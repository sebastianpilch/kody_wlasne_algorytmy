==> flow/design.v <==
`timescale 1ns / 1ps
module Delayer  #
   (
    parameter N = 8,
    parameter DELAY = 10
   )
   (
    input[N-1:0] in,
    output[N-1:0] out,
    input clk
    );
    wire[N-1:0]flipflop[DELAY:0];
    assign flipflop[0] = in;  
    genvar i; 
    generate
        for(i = 0;i < DELAY;i = i+1)
        begin
        FlipFlop 
        #
        (
        .N(N)
        )
        D_FF
        (
            .in_data(flipflop[i]),
            .out_data(flipflop[i+1]),
            .clk(clk)
        );
        end
    endgenerate
    assign out = flipflop[DELAY];
endmodule
`timescale 1ns / 1ps
module FlipFlop #
   (
    parameter N = 12
   )
   (
    input[N-1:0] in_data,
    output[N-1:0] out_data,
    input clk
    );
    reg[N-1:0]in_data_reg;
    always @(posedge clk)
    begin
        in_data_reg <= in_data;
    end
    assign out_data = in_data_reg;  
endmodule
Reports on Delayer
What the tools print for Delayer, step after step.
Lines are those of the file above, counted from 1.
Operators: Yosys type, input widths -> output width; for muxes data width and select width s.
Library cell names are shortened.
{ "setup": {"top": "Delayer", "clock_port": "clk", "library": "sky130hd", "corner": "tt_025C_1v80"} }

After elaboration
Source: Yosys, flattened and elaborated. Widths are those after wreduce; folded enables and synchronous resets count as part of the registers. Registers that Yosys merges into a memory's read port (data or address) are not register bits. Print and check cells do not count. Equal cells are merged and count once.
{ "op_classes": {"n_addsub": 0, "n_mul": 0, "n_div": 0, "n_cmp": 0, "n_eq": 0, "n_shift": 0, "mux": 0, "bitwise": 0, "n_reduce_logical": 0} }
{ "word_totals": {"reg_bits": 80, "latch_bits": 0, "mem_bits_rw": 0, "rom_bits": 0, "clocked_rd_ports_x_width": 0, "n_memories": 0, "inputBits": 9, "out_inout_bits": 8, "wordCells": 10} }

Logic depth
Yosys ltp: most cells in a row. Word level: on the elaborated netlist, between registers, memories and ports. Mapped: between sequential cells and ports; inverters and the memories' decode and read muxes count.
{ "depth": {"ltp_word": 0, "abc_area": 1, "mapped_depth": 0, "depth_no_buf": 0} }

Synthesis result
Yosys stat after the flow's synthesis: flattened, memories mapped to cells. It holds for the ABC_AREA given above (unset counts as 0); a run with the other value may have another netlist.
{ "by_type": {"columns": ["cell", "n", "type_area_um2"], "rows": [
  ["dfxtp_1", 80, 1.6E+03]
]} }
{ "synth_totals": {"stdcells": 80, "mapped_area_um2": 1601.5, "seqArea_um2": 1601.5, "ffs": 80, "buffers": 0} }

Path before layout
OpenSTA on the mapped netlist: ideal clock, no wires. The path of least setup slack (recovery checks aside). Input and output delay are each 20% of the period. Register names are those of the netlist, which keeps one name where synthesis merged equal registers.
{ "synth_path": {"kind": "register to output", "from": "reg genblk1[9].D_FF.in_data_reg[0]", "to": "out out[0]", "tclk_ns": 0.557, "output_delay_ns": 0.111, "launch_ns": 0.000, "t_arrival_ns": 0.331, "t_required_ns": 0.446, "path_slack_ns": 0.115, "delay_ns": 0.331, "stages": 1, "n_path_buf": 0, "synth_period_reached_ns": 0.442} }
"delay_ns" is the arrival time less input delay plus setup time.
At an output port there is no setup time.
"stages" counts driving pins, that of a launching flip-flop among them; a cell with two outputs on the path counts twice.
"synth_period_reached_ns" = period - worst setup slack (recovery checks aside). The figure is calculated, with input and output delays left at 20% of the set period.
{ "synth_between": {"path_cell_list": "dfxtp_1", "elab_chain_len": 0, "cells_between": 0, "cone_lines": 0} }
{ "synth_lines": {"columns": ["item", "line_no", "rtl"], "rows": [
  ["from (decl)", 43, "reg[N-1:0]in_data_reg;"],
  ["from (assign)", 46, "in_data_reg <= in_data;"],
  ["to (decl)", 9, "output[N-1:0] out,"]
]} }

Worst path after layout
From the final timing report of run A: the path of least setup slack in the routed layout; clock arrival at registers is part of the times.
{ "layout_path": {"kind": "register to output", "from": "reg genblk1[9].D_FF.in_data_reg[7]", "to": "out out[7]", "tclk_ns": 0.429, "output_delay_ns": 0.09, "launch_ns": 0.32, "t_arrival_ns": 0.75, "t_required_ns": 0.34, "path_slack_ns": -0.41, "stages": 2, "n_path_buf": 1} }
{ "layout_between": {"path_cell_list": "dfxtp_2 > buf_6", "elab_chain_len": 0, "cells_between": 0, "cone_lines": 0} }
{ "layout_lines": {"columns": ["item", "line_no", "rtl"], "rows": [
  ["from (decl)", 43, "reg[N-1:0]in_data_reg;"],
  ["from (assign)", 46, "in_data_reg <= in_data;"],
  ["to (decl)", 9, "output[N-1:0] out,"]
]} }

Delayer through Yosys and OpenROAD on sky130hd: 2 stored runs, unordered, with their settings and measured results. The constraints put input and output delay at 20% of the set period each and load the outputs with 0.01 pF.
By "period achieved" is meant the clock period of the run minus its worst setup slack. This is arithmetic on one report: input and output delays are still those of the set period (20% each).
By "critical setup path time" is meant the share of the clock period that the worst setup path is allowed (20% is reserved at inputs, 20% at outputs), minus its slack. Clock arrival times at its registers enter into it.
"total power of the final layout": no workload was simulated; the value follows from the tool's default switching activity.

==> run A: settings <==
{ "period_ns": 0.429, "CORE_UTILIZATION": 40, "SETUP_SLACK_MARGIN": 0.06, "PLACE_DENSITY_LB_ADDON": 0.28, "CORE_ASPECT_RATIO": 0.58, "ABC_AREA": 1, "CAP_MARGIN": 0, "MIN_ROUTING_LAYER": "met1", "CORE_MARGIN": 2, "SLEW_MARGIN": 20 }
==> run A: results <==
critical setup path time: 0.75 ns
kind of the worst setup path: register to output
total negative setup slack: -3.216 ns
total power of the final layout: 0.012898 W
utilization after routing: 0.537
smallest hold slack: 0.193 ns
overall die area: 4545.0 sq um
period achieved: 0.836 ns
setup slack of the worst path: -0.407 ns
cell area after synthesis: 1601.5 sq um
standard-cell area after routing: 2044.5 sq um

==> run B: settings <==
{ "period_ns": 0.48, "SETUP_SLACK_MARGIN": -0.01, "CAP_MARGIN": 20, "CORE_MARGIN": 2, "CORE_UTILIZATION": 40, "SLEW_MARGIN": 20 }
==> run B: results <==
critical setup path time: 0.76 ns
kind of the worst setup path: register to output
total negative setup slack: -2.956 ns
total power of the final layout: 0.011891 W
utilization after routing: 0.529
smallest hold slack: 0.200 ns
overall die area: 4525.9 sq um
period achieved: 0.857 ns
setup slack of the worst path: -0.377 ns
cell area after synthesis: 1601.5 sq um
standard-cell area after routing: 1980.7 sq um
